==> flow/design.v <==
module sram_dp
#(
    parameter WIDTH         = 16,
    parameter ADDR_WIDTH    = 4,
    parameter DEPTH         = 1 << ADDR_WIDTH
)
(
    input                       i_clk,
    input                       i_ce_n,  
    input                       i_rdwr_n_0,   
    input  [ADDR_WIDTH-1:0]     i_addr_0, 
    input  [WIDTH-1:0]          i_data_0,
    output reg [WIDTH-1:0]      o_data_0,
    input                       i_rdwr_n_1,   
    input  [ADDR_WIDTH-1:0]     i_addr_1, 
    input  [WIDTH-1:0]          i_data_1,
    output reg [WIDTH-1:0]      o_data_1
);
reg [WIDTH-1:0] chip[DEPTH-1:0];
always @(posedge i_clk)
    begin
        if (~i_ce_n && ~i_rdwr_n_0) begin
            chip[i_addr_0] <= i_data_0;
        end
        else if (~i_ce_n && i_rdwr_n_0)  begin
            o_data_0 <= chip[i_addr_0];
        end
        else begin 
            o_data_0 <= {(WIDTH){1'bz}};
        end
    end
always @(posedge i_clk)
    begin
        if (~i_ce_n && ~i_rdwr_n_1) begin
            chip[i_addr_1] <= i_data_1;
        end
        else if (~i_ce_n && i_rdwr_n_1)  begin
            o_data_1 <= chip[i_addr_1];
        end
        else begin 
            o_data_1 <= {(WIDTH){1'bz}};
        end
    end
endmodule
* Tool chain data of sram_dp
What the tools print for sram_dp, step after step. Lines are those of the file above, counted from 1. Operators: Yosys type, input widths -> output width; for muxes data width and select width s. Not given: -
Design: top sram_dp, clock i_clk, library sky130hd, timing corner tt_025C_1v80

* After elaboration
Source: Yosys, flattened and elaborated, memories not mapped. Widths are those after wreduce; folded enables and synchronous resets count as part of the registers. Registers that Yosys merges into a memory's read port (data or address) are not register bits. Print and check cells do not count. Equal cells are merged and count once. Memory sizes are those after Yosys's memory passes, which may raise the word count (mostly to a power of two), join words into wider ones and drop unused or constant bits.
Cells by class: multiplexer cells 8, bitwise gates (word level) 3, reductions and logical operators 4
Operators with widths (number):
- $mux 16 | 4
- $mux 4 | 2
- $logic_and 1x1->1 | 4
- $not 1->1 | 3
- $mux 1 | 2
Bit counts: register bits after elaboration 32, RAM bits 256, memories 1, output and inout bits 32, elaborated cells 18
Memory list:
- chip | words 16, bits a word 16, read ports 2, wr ports 2, line 19 | reg [WIDTH-1:0] chip[DEPTH-1:0];

* Depth
Longest topological path by Yosys (ltp), each cell counted once; first at word level (registers and memories cut), then after technology mapping (sequential cells cut; the memories' decode and read muxes count).
Depth: depth in word-level cells 3, ABC_AREA 0, depth in mapped cells 6, mapped depth without buffers 3

* After synthesis
The flow's flattened synthesis, as Yosys stat reports it; memories are mapped. The netlist is that of the ABC_AREA named above (0 if unset); the other value can give another one.
Mapped netlist: cells in the netlist 918, mapped area 15796.4 um^2, sequential part of the area 8648.3 um^2, mapped flip-flops 288, buffer cells 94
Cell types:
- sky130_fd_sc_hd__edfxtp_1 | number 288, total area 8.65E+03 um^2
- sky130_fd_sc_hd__mux2_2 | number 256, total area 2.88E+03 um^2
- sky130_fd_sc_hd__mux4_2 | number 128, total area 2.88E+03 um^2
- sky130_fd_sc_hd__a22oi_1 | number 64, total area 480.461 um^2
- sky130_fd_sc_hd__clkbuf_1 | number 52, total area 195.187 um^2
- sky130_fd_sc_hd__buf_2 | number 29, total area 145.139 um^2
- sky130_fd_sc_hd__nand2_1 | number 34, total area 127.622 um^2
- sky130_fd_sc_hd__nand2_2 | number 16, total area 100.096 um^2
- sky130_fd_sc_hd__o21ai_0 | number 16, total area 80.077 um^2
- sky130_fd_sc_hd__nor4b_4 | number 2, total area 47.546 um^2
- sky130_fd_sc_hd__buf_4 | number 6, total area 45.043 um^2
- sky130_fd_sc_hd__buf_1 | number 7, total area 26.275 um^2
- sky130_fd_sc_hd__nor2b_1 | number 4, total area 25.024 um^2
- sky130_fd_sc_hd__nor4_4 | number 1, total area 21.27 um^2
- sky130_fd_sc_hd__nand2b_1 | number 3, total area 18.768 um^2
- sky130_fd_sc_hd__and2_1 | number 2, total area 12.512 um^2
- sky130_fd_sc_hd__and4bb_2 | number 1, total area 12.512 um^2
- sky130_fd_sc_hd__or2_2 | number 2, total area 12.512 um^2
Not listed: further types 5, cells in them 7.

* Path before layout
Path of least setup slack by OpenSTA after synthesis, without wires, with an ideal clock, recovery checks aside; 20% of the period is set as input and as output delay. Where synthesis merged equal registers, the netlist keeps one of their names.
Path after synthesis: kind input to register, from input port i_addr_1[0], to memory chip[10][0], period 3.82 ns, external input delay 0.764 ns, library setup time 0.411 ns, time at the first pin 0.764 ns, data arrival time 2.818 ns, data required time 3.409 ns, slack 0.591 ns, path delay 2.465 ns, stages on the path 6, synthesis period reached 3.229 ns
"path delay" is the arrival time less input delay plus setup time. "stages on the path": output pins that drive a net of the path, with the launching flip-flop's if there is one; two outputs of one cell count as two. "synthesis period reached" is the clock period less the worst setup slack; recovery checks do not enter. This is arithmetic on one report: input and output delays are still those of the set period (20% each). The rows between start and end are the longest chain of elaborated cells between them; the timing report does not say that the signal goes this way. Where chains are equally long, one stands for them. Each line given opens the expression or statement behind the cell; cells for indexed reads and writes are added by Yosys, which also makes memories of some case tables.
On the way, after synthesis: cells stage by stage sky130_fd_sc_hd__clkbuf_1 -> sky130_fd_sc_hd__buf_2 -> sky130_fd_sc_hd__buf_2 -> sky130_fd_sc_hd__nor3_1 -> sky130_fd_sc_hd__nand2_1 -> sky130_fd_sc_hd__o21ai_0, cells in the longest elaborated chain 1, elaborated cells between the ends (all ways) 1, source lines of those cells 1
RTL lines, path after synthesis:
- start, declared | line 15 | input  [ADDR_WIDTH-1:0]     i_addr_1,
- $mux 4 | line 34 | if (~i_ce_n && ~i_rdwr_n_1) begin
- end, declared | line 19 | reg [WIDTH-1:0] chip[DEPTH-1:0];

* Timing after layout
Path of least setup slack in the final report of job 1 (OpenROAD, finished layout, wires in). Where an end is a register, its clock arrival counts in the times.
Path post-layout: kind input to register, from input port i_addr_1[3], to memory chip[6][15], period 2.59 ns, external input delay 0.52 ns, library setup time 0.29 ns, time at the first pin 0.52 ns, data arrival time 2.27 ns, data required time 2.85 ns, slack 0.58 ns, stages on the path 5
The rows between start and end are the longest chain of elaborated cells between them; the timing report does not say that the signal goes this way. Where chains are equally long, one stands for them.
On the way, post-layout: cells stage by stage sky130_fd_sc_hd__clkdlybuf4s50_1 -> sky130_fd_sc_hd__buf_4 -> sky130_fd_sc_hd__nand2b_1 -> sky130_fd_sc_hd__o21ai_4 -> sky130_fd_sc_hd__buf_4, cells in the longest elaborated chain 1, elaborated cells between the ends (all ways) 1, source lines of those cells 1
RTL lines, path post-layout:
- start, declared | line 15 | input  [ADDR_WIDTH-1:0]     i_addr_1,
- $mux 4 | line 34 | if (~i_ce_n && ~i_rdwr_n_1) begin
- end, declared | line 19 | reg [WIDTH-1:0] chip[DEPTH-1:0];

# Flow runs of sram_dp

Measured data: module sram_dp, platform sky130hd, 2 stored runs of the flow under differing settings, order arbitrary. Input and output delays are each 20% of the period that was set; the output load is 0.01 pF.
By "period achieved" is meant the clock period of the run minus its worst setup slack. This is arithmetic on one report: input and output delays are still those of the set period (20% each).
By "critical setup path time" is meant the share of the clock period that the worst setup path is allowed (20% is reserved at inputs, 20% at outputs), minus its slack. Clock arrival times at its registers enter into it.

* Job 1 | settings: period_ns 2.59; CORE_UTILIZATION 30; SETUP_SLACK_MARGIN 0.57; PLACE_DENSITY_LB_ADDON 0.28; CORE_MARGIN 4; TNS_END_PERCENT 30; CTS_CLUSTER_DIAMETER 44; CAP_MARGIN 15; SLEW_MARGIN 25 | results: post-synthesis cell area 15,796.4 um^2; sum of negative setup slack 0.000 ns; full die area 56,389.6 um^2; critical setup path time 1.49 ns; worst setup path kind input to register; post-route utilization 39.1%; std-cell area (final layout) 20,228.2 um^2; period achieved 2.006 ns; setup slack of the worst path 0.584 ns; post-route worst hold slack 0.684 ns
* Job 2 | settings: period_ns 5.53; CORE_UTILIZATION 59; PLACE_DENSITY_LB_ADDON 0.02; HOLD_SLACK_MARGIN 0.21; CORE_MARGIN 10; CELL_PAD_IN_SITES_GLOBAL_PLACEMENT 1; TNS_END_PERCENT 60; GPL_TIMING_DRIVEN 1; GPL_ROUTABILITY_DRIVEN 1; CTS_CLUSTER_SIZE 38; CTS_CLUSTER_DIAMETER 53; CAP_MARGIN 40; SLEW_MARGIN 20 | results: post-synthesis cell area 15,796.4 um^2; sum of negative setup slack 0.000 ns; full die area 33,718.1 um^2; critical setup path time 2.15 ns; worst setup path kind input to register; post-route utilization 69.7%; std-cell area (final layout) 18,273.8 um^2; period achieved 3.258 ns; setup slack of the worst path 2.272 ns; post-route worst hold slack 0.792 ns
